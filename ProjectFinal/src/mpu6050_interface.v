==> flow/design.v <==
module i2c_master ( 
    input wire clk,
    input wire reset_n,
    input wire sync_reset,
    input wire internal_clk,
    input wire [7:0] data_in,
    output reg [7:0] data_out,
    input wire read_enable,
    input wire write_enable,
    output reg nack,
    output reg queued,
    output reg data_valid,
    output reg stop,
    output reg [2:0] status,
    input wire scl_in,
    output reg scl_out,
    input wire sda_in,
    output reg sda_out
);
    parameter DEVICE_ADDRESS = 8'h68;
    parameter IDLE = 5'b00000,
              START = 5'b00001,
              SEND_BIT = 5'b00010,
              WAIT_SCL_HIGH = 5'b00011,
              WAIT_SCL_LOW = 5'b00100,
              CHECK_ACK = 5'b00101,
              CHECK_ACK_HIGH = 5'b00110,
              CHECK_ACK_LOW = 5'b00111,
              WRITE = 5'b01000,
              PREP_STOP = 5'b01001,
              STOP = 5'b01010,
              READ = 5'b01011,
              RECEIVE_BIT = 5'b01100,
              RD_SCL_HIGH = 5'b01101,
              RD_SCL_LOW = 5'b01110,
              SEND_ACK = 5'b01111,
              SEND_ACK_HIGH = 5'b10000,
              SEND_ACK_LOW = 5'b10001,
              RESTART = 5'b10010;
    reg [4:0] state, next_state;
    reg [3:0] counter, next_counter;
    reg [7:0] shift;
    reg nack_detected;
    reg sda_in_q, sda_in_qq;
    always @(*) begin
        next_counter = counter + 1;
    end
    always @(posedge clk or negedge reset_n) begin
        if (!reset_n) begin
            sda_in_q <= 1'b1;
            sda_in_qq <= 1'b1;
        end else if (clk) begin
            sda_in_q <= sda_in;
            sda_in_qq <= sda_in_q;
        end
    end
    always @(posedge clk or negedge reset_n) begin
        if (!reset_n) begin
            status <= 3'b000;
            state <= IDLE;
            scl_out <= 1'b1;
            sda_out <= 1'b1;
            nack <= 1'b0;
            queued <= 1'b0;
            data_valid <= 1'b0;
            data_out <= 8'b0;
            counter <= 4'b0;
            nack_detected <= 1'b0;
            shift <= 8'b0;
            stop <= 1'b0;
        end else if (clk) begin
            if (sync_reset) begin
                state <= IDLE;
            end else begin
                case (state)
                    IDLE: begin
                        status <= 3'b000;
                        scl_out <= 1'b1;
                        sda_out <= 1'b1;
                        nack <= 1'b0;
                        queued <= 1'b0;
                        data_valid <= 1'b0;
                        data_out <= 8'h01;
                        counter <= 4'b0;
                        stop <= 1'b0;
                        if (internal_clk) begin
                            if (write_enable || read_enable) begin
                                state <= START;
                            end
                        end
                    end
                    START: begin
                        status <= 3'b001;
                        scl_out <= 1'b1;
                        sda_out <= 1'b0;
                        nack <= 1'b0;
                        queued <= 1'b0;
                        stop <= 1'b0;
                        data_valid <= 1'b0;
                        if (internal_clk) begin
                            scl_out <= 1'b0;
                            counter <= 4'b0000;
                            shift[7:1] <= DEVICE_ADDRESS[6:0];
                            if (write_enable) begin
                                shift[0] <= 1'b0;
                                next_state <= WRITE; 
                            end else begin
                                shift[0] <= 1'b1;
                                next_state <= READ;
                            end
                            state <= SEND_BIT;
                        end
                    end
                    SEND_BIT: begin
                        if (internal_clk) begin
                            status <= 3'b010;
                            scl_out <= 1'b0;
                            sda_out <= shift[7];
                            shift[7:1] <= shift[6:0];
                            counter <= next_counter; 
                            nack <= 1'b0;
                            queued <= 1'b0;
                            stop <= 1'b0;
                            data_valid <= 1'b0;
                            state <= WAIT_SCL_HIGH;
                        end
                    end
                    WAIT_SCL_HIGH: begin
                        if (internal_clk) begin
                            nack <= 1'b0;
                            queued <= 1'b0;
                            data_valid <= 1'b0;
                            scl_out <= 1'b1;
                            state <= WAIT_SCL_LOW;
                        end
                    end
                    WAIT_SCL_LOW: begin
                        if (internal_clk) begin
                            nack <= 1'b0;
                            queued <= 1'b0;
                            stop <= 1'b0;
                            data_valid <= 1'b0;
                            scl_out <= 1'b0;
                            if (counter[3]) begin
                                state <= CHECK_ACK;
                            end else begin
                                state <= SEND_BIT;
                            end
                        end
                    end
                    CHECK_ACK: begin
                        if (internal_clk) begin
                            status <= 3'b011;
                            sda_out <= 1'b1;
                            nack <= 1'b0;
                            queued <= 1'b0;
                            stop <= 1'b0;
                            data_valid <= 1'b0;
                            scl_out <= 1'b0;
                            state <= CHECK_ACK_HIGH;    
                        end
                    end
                    CHECK_ACK_HIGH: begin
                        if (internal_clk) begin
                            nack <= 1'b0;
                            queued <= 1'b0;
                            stop <= 1'b0;
                            scl_out <= 1'b1;
                            nack_detected <= (sda_in_qq == 1'b1) ? 1'b1 : 1'b0;
                            state <= CHECK_ACK_LOW;    
                        end
                    end
                    CHECK_ACK_LOW: begin
                        if (internal_clk) begin
                            nack <= 1'b0;
                            queued <= 1'b0;
                            stop <= 1'b0;
                            data_valid <= 1'b0;
                            scl_out <= 1'b0;
                            state <= next_state;
                        end
                    end
                    WRITE: begin
                        if (nack_detected) begin
                            nack <= 1'b1;
                            scl_out <= 1'b0;
                            if (internal_clk) begin
                                nack_detected <= 1'b0;
                                sda_out <= 1'b0;
                                state <= PREP_STOP;
                            end
                        end else begin
                            if (write_enable) begin
                                shift <= data_in;
                                counter <= 4'b0000;
                                queued <= 1'b1;
                                data_valid <= 1'b0;
                                state <= SEND_BIT;
                            end else if (read_enable) begin    
                                scl_out <= 1'b0;
                                sda_out <= 1'b1;
                                if (internal_clk) begin
                                    state <= RESTART;
                                end
                            end else begin
                                scl_out <= 1'b0;
                                if (internal_clk) begin
                                    sda_out <= 1'b0;
                                    state <= PREP_STOP;
                                end
                            end
                        end
                    end
                    RESTART: begin
                        if (internal_clk) begin
                            state <= IDLE;
                        end
                    end
                    READ: begin
                        if (nack_detected) begin
                            nack <= 1'b1;
                            scl_out <= 1'b0;
                            if (internal_clk) begin
                                nack_detected <= 1'b0;
                                sda_out <= 1'b0;
                                state <= PREP_STOP;
                            end
                        end else begin
                            if (read_enable) begin
                                shift <= 8'b0;
                                counter <= 4'b0000;
                                queued <= 1'b1;
                                state <= RECEIVE_BIT;
                            end else if (write_enable) begin    
                                scl_out <= 1'b0;
                                sda_out <= 1'b1;
                                if (internal_clk) begin
                                    state <= IDLE;
                                end
                            end else begin
                                scl_out <= 1'b0;
                                if (internal_clk) begin
                                    sda_out <= 1'b0;
                                    state <= PREP_STOP;
                                end
                            end
                        end
                    end
                    RECEIVE_BIT: begin
                        if (internal_clk) begin
                            status <= 3'b101;
                            sda_out <= 1'b1;
                            scl_out <= 1'b0;
                            counter <= next_counter; 
                            nack <= 1'b0;
                            queued <= 1'b0;
                            stop <= 1'b0;
                            data_valid <= 1'b0;
                            state <= RD_SCL_HIGH;
                        end
                    end
                    RD_SCL_HIGH: begin
                        if (internal_clk) begin
                            nack <= 1'b0;
                            queued <= 1'b0;
                            stop <= 1'b0;
                            data_valid <= 1'b0;
                            scl_out <= 1'b1;
                            shift[7:1] <= shift[6:0];
                            shift[0] <= sda_in_qq;
                            state <= RD_SCL_LOW;
                        end
                    end
                    RD_SCL_LOW: begin
                        if (internal_clk) begin
                            nack <= 1'b0;
                            queued <= 1'b0;
                            stop <= 1'b0;
                            data_valid <= 1'b0;
                            scl_out <= 1'b0;
                            if (counter[3]) begin
                                state <= SEND_ACK;
                            end else begin
                                state <= RECEIVE_BIT;
                            end
                        end
                    end
                    SEND_ACK: begin
                        if (internal_clk) begin
                            status <= 3'b110;
                            sda_out <= (read_enable) ? 1'b0 : 1'b1;
                            data_out <= shift;
                            nack <= 1'b0;
                            queued <= 1'b0;
                            stop <= 1'b0;
                            data_valid <= 1'b1;
                            scl_out <= 1'b0;
                            state <= SEND_ACK_HIGH;
                        end
                    end
                    SEND_ACK_HIGH: begin
                        if (internal_clk) begin
                            nack <= 1'b0;
                            queued <= 1'b0;
                            stop <= 1'b0;
                            data_valid <= 1'b0;
                            scl_out <= 1'b1;
                            state <= SEND_ACK_LOW;
                        end
                    end
                    SEND_ACK_LOW: begin
                        if (internal_clk) begin
                            nack <= 1'b0;
                            queued <= 1'b0;
                            stop <= 1'b0;
                            data_valid <= 1'b0;
                            scl_out <= 1'b0;
                            state <= READ;
                        end
                    end
                    PREP_STOP: begin
                        if (internal_clk) begin
                            status <= 3'b111;
                            stop <= 1'b1;
                            scl_out <= 1'b1;
                            sda_out <= 1'b0;
                            nack <= 1'b0;
                            state <= STOP;
                        end
                    end
                    STOP: begin
                        if (internal_clk) begin
                            scl_out <= 1'b1;
                            sda_out <= 1'b1;
                            state <= IDLE;
                        end
                    end
                    default: state <= IDLE;
                endcase
            end
        end
    end
endmodule
module movement_detect (
    input wire clk,
    input wire reset_n,
    input wire internal_clk,
    input wire completed,
    output reg rescan,
    input wire [7:0] x_reg,
    output reg movement
);
    function [7:0] magnitude;
        input [7:0] a;
        reg [7:0] ret;
        begin
            if (a[7] == 1'b1) begin
                ret = ~a + 1'b1;
            end else begin
                ret = a;
            end
            magnitude = ret;
        end
    endfunction
    wire [7:0] x_magnitude = magnitude(x_reg);
    wire x_greater = (x_magnitude > 80) ? 1'b1 : 1'b0;
    wire active = x_greater;
    always @(posedge clk or negedge reset_n) begin
        if (!reset_n) begin
            movement <= 1'b1;
            rescan <= 1'b0;
        end else begin
            if (internal_clk) begin
                if (completed) begin
                    movement <= 1'b0;
                    if (active) begin
                        movement <= ~x_reg[7];
                    end
                    rescan <= 1'b1;
                end else begin
                    rescan <= 1'b0;
                end
            end
        end
    end
endmodule
module mpu6050_controller (
    input wire clk,
    input wire reset_n,
    input wire internal_clk,
    output reg sync_reset,
    output reg [7:0] data_out,
    output reg read_enable,
    output reg write_enable,
    input wire queued,
    input wire nack,
    input wire stop,
    input wire data_valid,
    input wire [7:0] data_in,
    output reg [3:0] address,
    output reg [7:0] data,
    output reg load,
    output reg completed,
    input wire rescan
);
    localparam IDLE = 3'b000,
               POWER_MGMT_0 = 3'b001,
               POWER_MGMT_1 = 3'b010,
               READ_0 = 3'b011,
               READ_1 = 3'b100,
               STABLE = 3'b101;
    reg [2:0] state = 0;
    reg [3:0] address_internal;
    always @(posedge clk or negedge reset_n) begin
        if (!reset_n) begin
            sync_reset <= 1'b0;
            data_out <= 8'b0;
            read_enable <= 1'b0;
            write_enable <= 1'b0;
            address_internal <= 4'b0;
            load <= 1'b0;
            data <= 8'b11111111;
            completed <= 1'b0;
            state <= IDLE;
        end else begin
            case (state)
                IDLE: begin
                    if (internal_clk) begin
                        sync_reset <= 1'b0;
                        data_out <= 8'b0;
                        read_enable <= 1'b0;
                        write_enable <= 1'b0;
                        address_internal <= 4'b0;
                        load <= 1'b0;
                        data <= 8'b11111111;
                        completed <= 1'b0;
                        state <= POWER_MGMT_0;
                    end
                end
                POWER_MGMT_0: begin
                    if (internal_clk) begin
                        data_out <= 8'h6B;
                        write_enable <= 1'b1;
                        read_enable <= 1'b0;
                        if (queued) begin
                            data_out <= 8'h00;
                            write_enable <= 1'b1;
                            read_enable <= 1'b0;
                            state <= POWER_MGMT_1;
                        end else if (nack) begin
                            state <= IDLE;
                        end
                    end
                end
                POWER_MGMT_1: begin
                    if (internal_clk) begin
                        if (queued) begin
                            data_out <= 8'h00;
                            write_enable <= 1'b0;
                            read_enable <= 1'b0;
                            state <= READ_0;
                        end else if (nack) begin
                            state <= IDLE;
                        end
                    end
                end
                READ_0: begin    
                    if (internal_clk) begin
                        if (stop) begin
                            data_out <= 8'h3B;
                            write_enable <= 1'b1;
                            read_enable <= 1'b0;
                        end else if (queued) begin
                            write_enable <= 1'b0;
                            read_enable <= 1'b1;
                            address_internal <= 4'b0;
                        end else if (data_valid) begin
                            load <= 1'b1;
                            data <= data_in;
                            state <= READ_1;
                        end else if (nack) begin
                            state <= IDLE;
                        end    
                    end
                end
                READ_1: begin
                    if (internal_clk) begin
                        if (data_valid) begin
                            load <= 1'b1;
                            data <= data_in;
                        end else if (queued) begin
                            address_internal <= address_internal + 1;
                            if (address_internal == 4'b1100) begin
                                write_enable <= 1'b0;
                                read_enable <= 1'b0;
                            end else begin
                                write_enable <= 1'b0;
                                read_enable <= 1'b1;
                            end
                        end else if (stop) begin
                            state <= STABLE;
                        end else begin
                            load <= 1'b0;
                        end
                    end
                end
                STABLE: begin
                    completed <= 1'b1;
                    if (internal_clk) begin
                        if (rescan) begin
                            state <= IDLE;
                        end
                    end
                end
            endcase
        end
    end
    always @* begin
        address = address_internal;
    end
endmodule
module mpu6050_interface (
    input wire clk,
    input wire reset_n,
    inout wire sda,
    inout wire scl,
    output wire movement
);
    wire internal_clk;
    wire sync_reset;
    wire [7:0] data_out;
    wire read_enable;
    wire write_enable;
    wire queued;
    wire nack;
    wire stop;
    wire data_valid;
    wire [7:0] data_in;
    wire [3:0] address;
    wire [7:0] data;
    wire load;
    wire completed;
    wire rescan;
    wire [2:0] status;
    wire scl_in;
    wire scl_out;
    wire sda_in;
    wire sda_out;
    reg [7:0] counter = 0;
    reg [7:0] x_reg;
    mpu6050_controller mpu6050_ctrl (
        .clk(clk),
        .reset_n(reset_n),
        .internal_clk(internal_clk),
        .sync_reset(sync_reset),
        .data_out(data_in),
        .read_enable(read_enable),
        .write_enable(write_enable),
        .queued(queued),
        .nack(nack),
        .stop(stop),
        .data_valid(data_valid),
        .data_in(data_out),
        .address(address),
        .data(data),
        .load(load),
        .completed(completed),
        .rescan(rescan)
    );
    i2c_master #(.DEVICE_ADDRESS(8'h68)) i2c_master (
        .clk(clk),
        .reset_n(reset_n),
        .sync_reset(sync_reset),
        .internal_clk(internal_clk),
        .data_in(data_in),
        .data_out(data_out),
        .read_enable(read_enable),
        .write_enable(write_enable),
        .nack(nack),
        .queued(queued),
        .data_valid(data_valid),
        .stop(stop),
        .status(status),
        .scl_in(scl_in),
        .scl_out(scl_out),
        .sda_in(sda_in),
        .sda_out(sda_out)
    );
    movement_detect detector (
        .clk(clk),
        .reset_n(reset_n),
        .internal_clk(internal_clk),
        .completed(completed),
        .rescan(rescan),
        .x_reg(x_reg),
        .movement(movement)
    );
    assign internal_clk = counter[7] & counter[5];
    always @(posedge clk or negedge reset_n) begin
        if (!reset_n) begin
            counter <= 8'b0;
        end else if (internal_clk) begin
            counter <= 8'b0;
        end else begin
            counter <= counter + 1;
        end
    end
    always @(posedge clk or negedge reset_n) begin
        if (!reset_n) begin
            x_reg <= 8'b0;
        end else if (internal_clk && load) begin
            case (address)
                4'h0: x_reg <= data;
            endcase
        end
    end
    assign scl = (scl_out) ? 1'bz : 1'b0;
    assign scl_in = scl;
    assign sda = (sda_out) ? 1'bz : 1'b0;
    assign sda_in = sda;
endmodule
## Reports on mpu6050_interface

Tool output for the design above, in the order of the flow.
Lines are those of the file above, counted from 1.
Cell names lack the library's common part.
The mark - stands for no value.

| set-up | value |
|---|---|
| design top | mpu6050_interface |
| clock input | clk |
| library | sky130hd |
| corner | tt_025C_1v80 |

## After elaboration

Source: Yosys, flattened and elaborated, memories not mapped. Widths are those after wreduce. Registers that Yosys merges into a memory's read port (data or address) are not register bits. Print and check cells do not count. Equal cells are merged and count once.

| word-level totals | value |
|---|---|
| register bits after elaboration | 84 |
| bits of input ports | 2 |
| elaborated cells | 330 |

| operators by class | value |
|---|---|
| add/subtract/negate cells | 4 |
| order comparisons | 1 |
| eq/ne operators | 78 |
| muxes and demuxes | 160 |
| bitwise gates (word level) | 3 |
| reductions and logical operators | 57 |

Operators by type and width:

| kind | number |
|---|---|
| 5-bit two-way mux | 25 |
| 8-bit two-way mux | 15 |
| 5-bit parallel mux with 18-bit select | 1 |
| 1-bit two-way mux | 62 |
| 2-bit inequality test with constant B | 29 |
| 3-bit two-way mux | 17 |
| 7-bit two-way mux | 7 |
| 4-bit two-way mux | 12 |
| 5-bit by 4-bit equality test with 1-bit output with constant B | 8 |
| 2-bit by 1-bit inequality test with 1-bit output with constant B | 19 |
| 7-bit AND reduction | 5 |
| 8-bit parallel mux with 4-bit select | 1 |
| 7-bit parallel mux with 4-bit select | 1 |
| 13-bit nonzero test | 2 |
| 8-bit parallel mux with 3-bit select | 1 |
| 5-bit by 3-bit equality test with 1-bit output with constant B | 4 |
| 4-bit parallel mux with 5-bit select | 1 |
| 18-bit nonzero test | 1 |
| 6-bit AND reduction | 3 |
| 9-bit AND reduction | 2 |
| 3-bit parallel mux with 6-bit select | 1 |
| 17-bit AND reduction | 1 |
| 16-bit nonzero test | 1 |
| 8-bit by 1-bit adder with 8-bit output with constant B | 2 |
| 8-bit parallel mux with 2-bit select | 1 |
| 1-bit parallel mux with 4-bit select | 4 |
| 15-bit nonzero test | 1 |
| 5-bit equality test with constant B | 3 |

Not listed: further kinds 46, cells in them 73.

## Depth

Yosys ltp: most cells in a row. Word level: on the elaborated netlist, between registers, memories and ports. Mapped: between sequential cells and ports; inverters and the memories' decode and read muxes count.

| logic depth | value |
|---|---|
| depth in word-level cells | 6 |
| ABC_AREA | 0 |
| gate-level depth with buffers | 8 |
| mapped depth without buffers | 5 |

## Mapped cells and area

Yosys stat after the flow's synthesis: flattened, memories mapped to cells. It holds for the ABC_AREA given above (unset counts as 0); a run with the other value may have another netlist.
The area totals of this step are shown rounded.

| mapped netlist | value |
|---|---|
| standard cells after synthesis | 462 |
| chip area (Yosys) | 4290 µm² |
| sequential part of the area | 1850 µm² |
| mapped flip-flops | 73 |
| buffers | 32 |

Cell types:

| type | number |
|---|---|
| dfrtp_1 | 61 |
| dfstp_2 | 11 |
| mux2_2 | 22 |
| a21oi_1 | 40 |
| o21ai_0 | 32 |
| nand2_1 | 36 |
| nor2_1 | 36 |
| nand2b_1 | 14 |
| a22o_1 | 9 |
| inv_1 | 19 |
| mux2i_1 | 7 |
| nand3_1 | 14 |
| nor2b_1 | 10 |
| clkbuf_1 | 15 |
| ha_1 | 4 |
| nor3_1 | 10 |
| buf_2 | 9 |
| a211oi_1 | 5 |

Other cell types: 56; their cells: 108.
The figures by module come from a second, unflattened synthesis with its own total; it is not the netlist above.

| second synthesis, totals | value |
|---|---|
| cell total of the unflattened synthesis | 552 |
| area (unflattened synthesis) | 5120 µm² |

Rows give one instance, submodules left out.

Modules:

| module | times used | cells | area (µm²) |
|---|---|---|---|
| i2c_master #(DEVICE_ADDRESS=104) | 1 | 320 | 2830 |
| mpu6050_controller | 1 | 168 | 1460 |
| mpu6050_interface | 1 | 54 | 733 |
| movement_detect | 1 | 10 | 92.6 |

## Path before layout

Source: OpenSTA report_checks on the synthesized netlist (no wires, ideal clock, input and output delay 20% of the period each), path of least setup slack; recovery checks are left aside. Register names are those of the netlist, which keeps one name where synthesis merged equal registers.

| path after synthesis | value |
|---|---|
| path type | reg-to-reg |
| from | reg i2c_master.state[2] |
| to | reg i2c_master.counter[0] |
| period | 2.61 ns |
| time at the first pin | 0.000 ns |
| data arrival time | 1.723 ns |
| required time | 2.485 ns |
| slack | 0.762 ns |
| path delay | 1.848 ns |
| stages | 6 |
| synthesis period reached | 1.848 ns |

"path delay" is the arrival time less input delay plus setup time.
"stages": output pins that drive a net of the path, with the launching flip-flop's if there is one; two outputs of one cell count as two.
"synthesis period reached" = period - worst setup slack (recovery checks aside). The figure is calculated, with input and output delays left at 20% of the set period.
The rows between start and end are the longest chain of elaborated cells between them; the timing report does not say that the signal goes this way. Where chains are equally long, one stands for them.
A line is the first line of the expression or statement that the cell stems from. Yosys adds cells for indexed reads and writes and turns some case tables into memories.
At most two assigning lines are given for a register; there are more.

| on the way, after synthesis | value |
|---|---|
| cell sequence | dfrtp_1 > buf_2 > or3b_1 > a2111oi_4 > o21bai_1 > mux2_2 |
| cells in the longest elaborated chain | 4 |
| elaborated cells on any way between the ends | 16 |
| RTL lines with such cells | 1 |

Ends and longest elaborated chain, after synthesis:

| item | line | RTL |
|---|---|---|
| start: declaration | 40 | `reg [4:0] state, next_state;` |
| start: assignment | 60 | `state <= IDLE;` |
| start: assignment | 180 | `state <= next_state;` |
| 5-bit by 4-bit equality test with 1-bit output | 75 | `case (state)` |
| 2-bit OR reduction | - |  |
| 2-bit by 1-bit inequality test with 1-bit output | - |  |
| 7-bit AND reduction | - |  |
| end: assignment | 120 | `counter <= next_counter;` |
| end: assignment | 254 | `counter <= next_counter;` |
| end: declaration | 41 | `reg [3:0] counter, next_counter;` |

## Timing after layout

From the final timing report of run A: the path of least setup slack in the routed layout; clock arrival at registers is part of the times.

| path after layout | value |
|---|---|
| path type | reg-to-reg |
| from | reg i2c_master.state[2] |
| to | reg i2c_master.shift[6] |
| period | 1.64 ns |
| time at the first pin | 0.37 ns |
| data arrival time | 2.13 ns |
| required time | 1.90 ns |
| slack | -0.23 ns |
| stages | 7 |

The rows between start and end are the longest chain of elaborated cells between them; the timing report does not say that the signal goes this way. Where chains are equally long, one stands for them.
At most two assigning lines are given for a register; there are more.

| on the way, after layout | value |
|---|---|
| cell sequence | dfrtp_2 > buf_6 > nor3_2 > nand3_1 > o211ai_2 > o21bai_4 > mux2_2 |
| cells in the longest elaborated chain | 4 |
| elaborated cells on any way between the ends | 15 |
| RTL lines with such cells | 1 |

Ends and longest elaborated chain, after layout:

| item | line | RTL |
|---|---|---|
| start: declaration | 40 | `reg [4:0] state, next_state;` |
| start: assignment | 60 | `state <= IDLE;` |
| start: assignment | 180 | `state <= next_state;` |
| 5-bit by 2-bit equality test with 1-bit output | 75 | `case (state)` |
| 2-bit OR reduction | - |  |
| 2-bit by 1-bit inequality test with 1-bit output | - |  |
| 7-bit AND reduction | - |  |
| end: assignment | 103 | `shift[7:1] <= DEVICE_ADDRESS[6:0];` |
| end: assignment | 119 | `shift[7:1] <= shift[6:0];` |
| end: declaration | 42 | `reg [7:0] shift;` |

Data sheet: physical implementation of mpu6050_interface

Below are 2 stored runs of the flow (Yosys, OpenROAD; platform sky130hd) on mpu6050_interface, each with its settings and what was measured, unordered. Constraints: input delay and output delay 20% of the set period each, output load 0.01 pF.
By "clock period reached" is meant the clock period of the run minus its worst setup slack. This is arithmetic on one report: input and output delays are still those of the set period (20% each).
"time on the worst setup path" means the part of the period allowed to the worst setup path (the constraints hold back 20% at inputs and 20% at outputs) less its slack; where the path has registers, the arrival times of their clocks count too.
By "power" is meant OpenSTA's value without simulated activity: inputs other than the clock are taken to toggle once in ten clock periods, and the tool carries that through the logic.
Values from the reports are rounded here.

## Run A

==> flow/run.sh <==
#!/bin/bash
# the make line also repeats the synthesis and layout settings of config.mk as NAME=value (left out here)
make -C /OpenROAD-flow-scripts/flow DESIGN_CONFIG=/design/flow/config.mk WORK_HOME=/design/flow/orfs CLKGATE_MAP_FILE= finish
==> flow/config.mk <==
export PLATFORM = sky130hd
export DESIGN_NAME = mpu6050_interface
export DESIGN_NICKNAME = mpu6050_interface
export VERILOG_FILES = /design/flow/design.v
export SDC_FILE = /design/flow/constraint.sdc
export NUM_CORES = 4
export LEC_CHECK = 0
export CAP_MARGIN = 20
export CORE_MARGIN = 2
export CORE_UTILIZATION = 40
export SLEW_MARGIN = 20
==> flow/constraint.sdc <==
create_clock -name core_clock -period 1.64 [get_ports {clk}]
set_input_delay 0.3280 -clock core_clock [delete_from_list [all_inputs] [get_ports {clk}]]
set_output_delay 0.3280 -clock core_clock [all_outputs]
set_load 0.01 [all_outputs]

| result of run A | value |
|---|---|
| overall die area | 11600 µm² |
| time on the worst setup path | 1.87 ns |
| worst path kind | reg-to-reg |
| lowest hold slack | 0.357 ns |
| utilization | 56.7% |
| std-cell area (final layout) | 5880 µm² |
| worst slack on setup checks | -0.234 ns |
| synthesis area | 4290 µm² |
| clock period reached | 1.874 ns |
| power | 3220 uW |
| setup TNS | -3.46 ns |

## Run B

==> flow/run.sh <==
#!/bin/bash
# the make line also repeats the synthesis and layout settings of config.mk as NAME=value (left out here)
make -C /OpenROAD-flow-scripts/flow DESIGN_CONFIG=/design/flow/config.mk WORK_HOME=/design/flow/orfs CLKGATE_MAP_FILE= finish
==> flow/config.mk <==
export PLATFORM = sky130hd
export DESIGN_NAME = mpu6050_interface
export DESIGN_NICKNAME = mpu6050_interface
export VERILOG_FILES = /design/flow/design.v
export SDC_FILE = /design/flow/constraint.sdc
export NUM_CORES = 4
export LEC_CHECK = 0
export CAP_MARGIN = 25
export CELL_PAD_IN_SITES_DETAIL_PLACEMENT = 2
export CORE_MARGIN = 8
export CORE_UTILIZATION = 60
export GPL_TIMING_DRIVEN = 0
export MAX_ROUTING_LAYER = met4
export MIN_ROUTING_LAYER = met2
export SLEW_MARGIN = 40
export TNS_END_PERCENT = 20
==> flow/constraint.sdc <==
create_clock -name core_clock -period 2.23 [get_ports {clk}]
set_input_delay 0.4460 -clock core_clock [delete_from_list [all_inputs] [get_ports {clk}]]
set_output_delay 0.4460 -clock core_clock [all_outputs]
set_load 0.01 [all_outputs]

Run B: no results, placement failed with DPL-0033
